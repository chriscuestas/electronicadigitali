==> flow/design.v <==
`timescale 1ns / 1ps
module dataSender(
	input	wire		clk,
	input	wire [31:0]	dataIn,
	input	wire		lcdReady,
	output	reg [7:0]	dataOut,
	output	reg [1:0]	OPER,
	output	reg	ENB,
	output	reg	RST
    );
parameter [7:0] SETUP		= 8'b00111000;		 
parameter [7:0] DISP_ON		= 8'b00001100;		 
parameter [7:0] ALL_ON		= 8'b00001111;		 
parameter [7:0] ALL_OFF		= 8'b00001000;		 
parameter [7:0] CLEAR 		= 8'b00000001; 	 
parameter [7:0] ENTRY_N		= 8'b00000110;		 
parameter [7:0] HOME 		= 8'b00000010; 	 
parameter [7:0] C_SHIFT_L 	= 8'b00010000; 	 
parameter [7:0] C_SHIFT_R 	= 8'b00010100; 	 
parameter [7:0] D_SHIFT_L 	= 8'b00011000; 	 
parameter [7:0] D_SHIFT_R 	= 8'b00011100; 	 
parameter [7:0] DOUBLE_DOT = 8'b00111010;
reg [3:0] 	STATE 			= 2'd0;
reg 			SUBSTATE 		= 0;
reg [3:0] 	char			= 4'd0;
reg [3:0] 	lastChar			= 4'd0;
always @(posedge clk) begin
	if (lcdReady==1'b1)
	begin
		case(STATE)
			0:	begin								 
					dataOut 	<= 0;
					OPER		<= 2'd2;
					ENB		<= 0;
					RST		<= 0;
					STATE				<=	STATE + 4'd1;				 
					SUBSTATE			<=	1'b0;
				end
			1:	begin															 
					ENB	<= 1;
					RST	<= 0;
					if(SUBSTATE==1'b0) begin							 
						OPER		<= 2'd2;
						dataOut	<= ENTRY_N;
						STATE				<=	STATE ;					
						SUBSTATE			<=	1'b1;						 
					end
					else													 
					begin
						OPER		<= 2'd1;
						dataOut 	<= {4'b0011,dataIn[3:0]};
						STATE				<=	STATE + 4'd1;			 
						SUBSTATE			<=	1'b0;						 
					end
				end
			2:	begin															 
					ENB	<= 1;
					RST	<= 0;
					if(SUBSTATE==1'b0) begin							 
						OPER		<= 2'd2;
						dataOut	<= ENTRY_N;
						STATE				<=	STATE ;					
						SUBSTATE			<=	1'b1;						 
					end
					else													 
					begin
						OPER		<= 2'd1;
						dataOut 	<= {4'b0011,dataIn[7:4]};
						STATE				<=	STATE + 4'd1;			 
						SUBSTATE			<=	1'b0;						 
					end
				end
			3:	begin
					ENB	<= 1;
					RST	<= 0;
					if(SUBSTATE==1'b0) begin							 
						OPER		<= 2'd2;
						dataOut	<= ENTRY_N;
						STATE				<=	STATE ;					
						SUBSTATE			<=	1'b1;						 
					end
					else													 
					begin
						OPER		<= 2'd1;
						dataOut 	<= DOUBLE_DOT;
						STATE				<=	STATE + 4'd1;			 
						SUBSTATE			<=	1'b0;						 
					end
				end
			4:	begin
					ENB	<= 1;
					RST	<= 0;
					if(SUBSTATE==1'b0) begin							 
						OPER		<= 2'd2;
						dataOut	<= ENTRY_N;
						STATE				<=	STATE ;					
						SUBSTATE			<=	1'b1;						 
					end
					else													 
					begin
						OPER		<= 2'd1;
						dataOut 	<= {4'b0011,dataIn[11:8]};
						STATE				<=	STATE + 4'd1;			 
						SUBSTATE			<=	1'b0;						 
					end
				end
			5:	begin
					ENB	<= 1;
					RST	<= 0;
					if(SUBSTATE==1'b0) begin							 
						OPER		<= 2'd2;
						dataOut	<= ENTRY_N;
						STATE				<=	STATE ;					
						SUBSTATE			<=	1'b1;						 
					end
					else													 
					begin
						OPER		<= 2'd1;
						dataOut 	<= {4'b0011,dataIn[15:12]};
						STATE				<=	STATE + 4'd1;			
						SUBSTATE			<=	1'b0;						 
					end
				end
			6:	begin
					ENB	<= 1;
					RST	<= 0;
					OPER		<= 2'd2;
					dataOut	<= C_SHIFT_L;								 
					STATE				<=	STATE + 4'd1;					 
					SUBSTATE			<=	1'b0;						 
				end
			7:	begin
					ENB	<= 1;
					RST	<= 0;
					if(SUBSTATE==1'b0) begin							 
						OPER		<= 2'd2;
						dataOut	<= ENTRY_N;
						STATE				<=	STATE ;					
						SUBSTATE			<=	1'b1;						 
					end
					else													 
					begin
						OPER		<= 2'd1;
						dataOut 	<= {4'b0011,dataIn[19:16]};
						STATE				<=	STATE + 4'd1;			
						SUBSTATE			<=	1'b0;						 
					end
				end
			8:	begin
					ENB	<= 1;
					RST	<= 0;
					if(SUBSTATE==1'b0) begin							 
						OPER		<= 2'd2;
						dataOut	<= ENTRY_N;
						STATE				<=	STATE ;					
						SUBSTATE			<=	1'b1;						 
					end
					else													 
					begin
						OPER		<= 2'd1;
						dataOut 	<= {4'b0011,dataIn[23:20]};
						STATE				<=	STATE + 4'd1;			
						SUBSTATE			<=	1'b0;						 
					end
				end
			9:	begin
					ENB	<= 1;
					RST	<= 0;
					if(SUBSTATE==1'b0) begin							 
						OPER		<= 2'd2;
						dataOut	<= ENTRY_N;
						STATE				<=	STATE ;					
						SUBSTATE			<=	1'b1;						 
					end
					else													 
					begin
						OPER		<= 2'd1;
						dataOut 	<= DOUBLE_DOT;
						STATE				<=	STATE + 4'd1;			 
						SUBSTATE			<=	1'b0;						 
					end
				end
			10:	begin
					ENB	<= 1;
					RST	<= 0;
					if(SUBSTATE==1'b0) begin							 
						OPER		<= 2'd2;
						dataOut	<= ENTRY_N;
						STATE				<=	STATE ;					
						SUBSTATE			<=	1'b1;						 
					end
					else													 
					begin
						OPER		<= 2'd1;
						dataOut 	<= {4'b0011,dataIn[27:24]};
						STATE				<=	STATE + 4'd1;			
						SUBSTATE			<=	1'b0;						 
					end
				end
			11:	begin
					ENB	<= 1;
					RST	<= 0;
					if(SUBSTATE==1'b0) begin							 
						OPER		<= 2'd2;
						dataOut	<= ENTRY_N;
						STATE				<=	STATE ;					
						SUBSTATE			<=	1'b1;						 
					end
					else													 
					begin
						OPER		<= 2'd1;
						dataOut 	<= {4'b0011,dataIn[31:28]};
						STATE				<=	STATE + 4'd1;			
						SUBSTATE			<=	1'b0;						 
					end
				end
			12:	begin
					ENB	<= 1;
					RST	<= 0;
					OPER		<= 2'd2;
					dataOut	<= CLEAR;
					STATE				<=	4'd1;					
					SUBSTATE			<=	1'b0;						 
				end
			default: begin
					STATE				<=	4'd0;			
					SUBSTATE			<=	1'b0;						 
				end
		endcase
	end
	else
	begin
		dataOut 	<= dataOut;
		OPER		<= OPER;
		ENB		<= ENB;
		RST		<=	RST;
		STATE		<=	STATE;
		SUBSTATE	<=	SUBSTATE;
	end
end
endmodule
Step by step through the tools: dataSender

Tool output for the design above, in the order of the flow.
Line numbers count from 1 in the design file above.
Operators: Yosys type, input widths -> output width; for muxes data width and select width s.
Library cell names are shortened.
The mark - stands for no value.

Top module: dataSender
Clock: clk
Cell library: sky130hd
Timing corner: tt_025C_1v80

Elaborated design

Yosys after proc, flatten, opt, wreduce and memory -nomap, before mapping. Memory bits, and registers merged into a memory's read port (data or address), are not among the register bits. Print and check cells are not counted. Equal cells are merged and count once.

Add/subtract/negate cells: 1
Eq/ne operators: 13
Muxes and demuxes: 16
Reductions and logical operators: 13

Operators by type and width:

| cell                | number |
| $pmux 8 s12         | 1 |
| $mux 6              | 9 |
| $eq 4x4->1 const B  | 5 |
| $eq 4x3->1 const B  | 4 |
| $reduce_bool 13->1  | 1 |
| $reduce_or 12->1    | 1 |
| $pmux 4 s3          | 1 |
| $reduce_bool 11->1  | 1 |
| $reduce_or 10->1    | 1 |
| $reduce_and 2->1    | 4 |
| $eq 4x2->1 const B  | 2 |
| $reduce_or 2->1     | 2 |
| $add 4x1->4 const B | 1 |
| $eq 4x1->1 const B  | 1 |
| $logic_not 4->1     | 1 |
| $pmux 2 s2          | 1 |
| $mux 4              | 1 |
| $reduce_or 3->1     | 1 |
| $ne 2x1->1 const B  | 1 |
| $reduce_bool 2->1   | 1 |
| $pmux 1 s2          | 1 |
| $mux 2              | 1 |
| $mux 1              | 1 |

Bits in registers: 16
Input port bits: 34
Output and inout bits: 12
Cells after elaboration: 48

Depth

Yosys ltp: most cells in a row. Word level: on the elaborated netlist, between registers, memories and ports. Mapped: between sequential cells and ports; inverters and the memories' decode and read muxes count.

Depth in word-level cells: 4
ABC_AREA: 0
Mapped depth: 7
Depth with buffers taken out: 6

After synthesis

Yosys stat after the flow's synthesis: flattened, memories mapped to cells. It holds for the ABC_AREA given above (unset counts as 0); a run with the other value may have another netlist.
The area totals of this step are shown rounded.

Cells by type:

| cell type | number | total area (um2) |
| edfxtp_1  | 14     | 420.403 |
| ha_1      | 4      | 50.048 |
| nor2b_1   | 6      | 37.536 |
| o21ai_0   | 7      | 35.034 |
| nor2_1    | 9      | 33.782 |
| buf_4     | 4      | 30.029 |
| nand2_1   | 7      | 26.275 |
| buf_2     | 5      | 25.024 |
| a211oi_1  | 3      | 22.522 |
| buf_6     | 2      | 22.522 |
| inv_1     | 6      | 22.522 |
| o31ai_4   | 1      | 21.27 |
| a21oi_1   | 4      | 20.019 |
| a222oi_1  | 2      | 20.019 |
| o21ai_1   | 4      | 20.019 |
| a2bb2oi_1 | 2      | 17.517 |
| xnor2_1   | 2      | 17.517 |
| a22oi_1   | 2      | 15.014 |

Other cell types: 27; their cells: 31.

Cell count: 115
Cell area after synthesis: 1090 um2
Sequential part of the area: 420 um2
Flip-flops: 14
Buffer cells: 11

Path before layout

OpenSTA on the mapped netlist: ideal clock, no wires. The path of least setup slack (recovery checks aside). Input and output delay are each 20% of the period. Register names are those of the netlist, which keeps one name where synthesis merged equal registers.

Path type: reg2reg
Start point: reg STATE[0]
End point: reg STATE[0]
Clock period: 1.98 ns
Library setup time: 0.332 ns
Time at the first pin: 0.000 ns
Arrival: 1.449 ns
Data required time: 1.648 ns
Setup slack: 0.198 ns
Path delay: 1.781 ns
Driving pins on the path: 7
Path buffers: 0
Synthesis period reached: 1.782 ns

"path delay" is the arrival time less input delay plus setup time.
"driving pins on the path": output pins that drive a net of the path, with the launching flip-flop's if there is one; two outputs of one cell count as two.
"synthesis period reached" is the clock period less the worst setup slack; recovery checks do not enter. This is arithmetic on one report: input and output delays are still those of the set period (20% each).
Between the ends stands the longest chain of elaborated cells between them, by number of cells; it is not shown to be the way that was timed. Of several equally long chains one is given.
A line is the first line of the expression or statement that the cell stems from. Yosys adds cells for indexed reads and writes and turns some case tables into memories.
At most two assigning lines are given for a register; there are more.
Only ways into the end's enable, where the timed path ends, are counted here.

Path through: edfxtp_1 inv_1 ha_1 or3_1 o21ai_1 a221oi_1 nor2b_1
Length of the longest elaborated chain: 4
Elaborated cells between the ends (all ways): 13
Source lines of those cells: 1
Those cells by class: 11 x eq/ne; 2 x reduce/logical

Ends and longest elaborated chain, post-synthesis:

| what               | RTL line | text |
| start: declaration | 23       | `reg [3:0] STATE = 2'd0;` |
| start: assignment  | 36       | `STATE <= STATE + 4'd1;` |
| start: assignment  | 52       | `STATE <= STATE + 4'd1;` |
| $eq 4x4->1         | 30       | `case(STATE)` |
| $reduce_or 10->1   | -        |  |
| $ne 2x1->1         | -        |  |
| $reduce_and 2->1   | -        |  |
| end: assignment    | 36       |  |
| end: assignment    | 52       |  |
| end: declaration   | 23       |  |

Worst path after layout

Path of least setup slack in the final report of stored run 2 (OpenROAD, finished layout, wires in). Where an end is a register, its clock arrival counts in the times.

Path type: reg2reg
Start point: reg STATE[0]
End point: reg STATE[1]
Clock period: 3.17 ns
Library setup time: 0.32 ns
Time at the first pin: 0.29 ns
Arrival: 2.18 ns
Data required time: 3.14 ns
Setup slack: 0.95 ns
Driving pins on the path: 7
Path buffers: 0

Between the ends stands the longest chain of elaborated cells between them, by number of cells; it is not shown to be the way that was timed. Of several equally long chains one is given.
At most two assigning lines are given for a register; there are more.
Only ways into the end's enable, where the timed path ends, are counted here.

Path through: edfxtp_1 inv_1 ha_1 or3_1 o21ai_1 a221oi_1 nor2b_1
Length of the longest elaborated chain: 4
Elaborated cells between the ends (all ways): 13
Source lines of those cells: 1
Those cells by class: 11 x eq/ne; 2 x reduce/logical

Ends and longest elaborated chain, post-layout:

| what               | RTL line | text |
| start: declaration | 23       | `reg [3:0] STATE = 2'd0;` |
| start: assignment  | 36       | `STATE <= STATE + 4'd1;` |
| start: assignment  | 52       | `STATE <= STATE + 4'd1;` |
| $eq 4x4->1         | 30       | `case(STATE)` |
| $reduce_or 10->1   | -        |  |
| $ne 2x1->1         | -        |  |
| $reduce_and 2->1   | -        |  |
| end: assignment    | 36       |  |
| end: assignment    | 52       |  |
| end: declaration   | 23       |  |

Memo
Re: implementation data of dataSender

2 stored runs of dataSender in the flow (synthesis by Yosys, layout by OpenROAD, sky130hd cells), in arbitrary order. Constraints: input delay and output delay 20% of the set period each, output load 0.01 pF.
By "achieved period" is meant the clock period of the run minus its worst setup slack. This is arithmetic on one report: input and output delays are still those of the set period (20% each).
"worst path time": the worst setup path's part of the clock period (all of it between registers, 20% less for each end at a port) less its slack. A launch clock that arrives late makes it longer, a capture clock that arrives late makes it shorter.
"total power after layout": no workload was simulated; the value follows from the tool's default switching activity.
Measured values are rounded.

## Stored run 1

==> flow/run.sh <==
#!/bin/bash
# the make line also repeats the synthesis and layout settings of config.mk as NAME=value (left out here)
make -C /OpenROAD-flow-scripts/flow DESIGN_CONFIG=/design/flow/config.mk WORK_HOME=/design/flow/orfs CLKGATE_MAP_FILE= finish
==> flow/config.mk <==
export PLATFORM = sky130hd
export DESIGN_NAME = dataSender
export DESIGN_NICKNAME = dataSender
export VERILOG_FILES = /design/flow/design.v
export SDC_FILE = /design/flow/constraint.sdc
export NUM_CORES = 4
export LEC_CHECK = 0
export ABC_AREA = 0
export CAP_MARGIN = 20
export CORE_ASPECT_RATIO = 1.64
export CORE_MARGIN = 2
export CORE_UTILIZATION = 71
export HOLD_SLACK_MARGIN = 0.14
export MAX_ROUTING_LAYER = met4
export PLACE_DENSITY_LB_ADDON = 0.22
export SLEW_MARGIN = 10
export TNS_END_PERCENT = 55
==> flow/constraint.sdc <==
create_clock -name core_clock -period 1.39 [get_ports {clk}]
set_input_delay 0.2780 -clock core_clock [delete_from_list [all_inputs] [get_ports {clk}]]
set_output_delay 0.2780 -clock core_clock [all_outputs]
set_load 0.01 [all_outputs]

Stored run 1: unfinished; error FLW-0024 in placement

## Stored run 2

==> flow/run.sh <==
#!/bin/bash
# the make line also repeats the synthesis and layout settings of config.mk as NAME=value (left out here)
make -C /OpenROAD-flow-scripts/flow DESIGN_CONFIG=/design/flow/config.mk WORK_HOME=/design/flow/orfs CLKGATE_MAP_FILE= finish
==> flow/config.mk <==
export PLATFORM = sky130hd
export DESIGN_NAME = dataSender
export DESIGN_NICKNAME = dataSender
export VERILOG_FILES = /design/flow/design.v
export SDC_FILE = /design/flow/constraint.sdc
export NUM_CORES = 4
export LEC_CHECK = 0
export CAP_MARGIN = 20
export CORE_MARGIN = 2
export CORE_UTILIZATION = 40
export SLEW_MARGIN = 20
==> flow/constraint.sdc <==
create_clock -name core_clock -period 3.17 [get_ports {clk}]
set_input_delay 0.6340 -clock core_clock [delete_from_list [all_inputs] [get_ports {clk}]]
set_output_delay 0.6340 -clock core_clock [all_outputs]
set_load 0.01 [all_outputs]

| result of stored run 2 | value |
|---|---|
| worst path time | 2.22 ns |
| critical path type | reg2reg |
| sum of negative setup slack | 0.000 ns |
| standard-cell area of the final layout | 1510 um2 |
| smallest setup slack | 0.955 ns |
| achieved period | 2.215 ns |
| cell area after synthesis | 1090 um2 |
| overall die area | 3160 um2 |
| total power after layout | 0.00149 W |
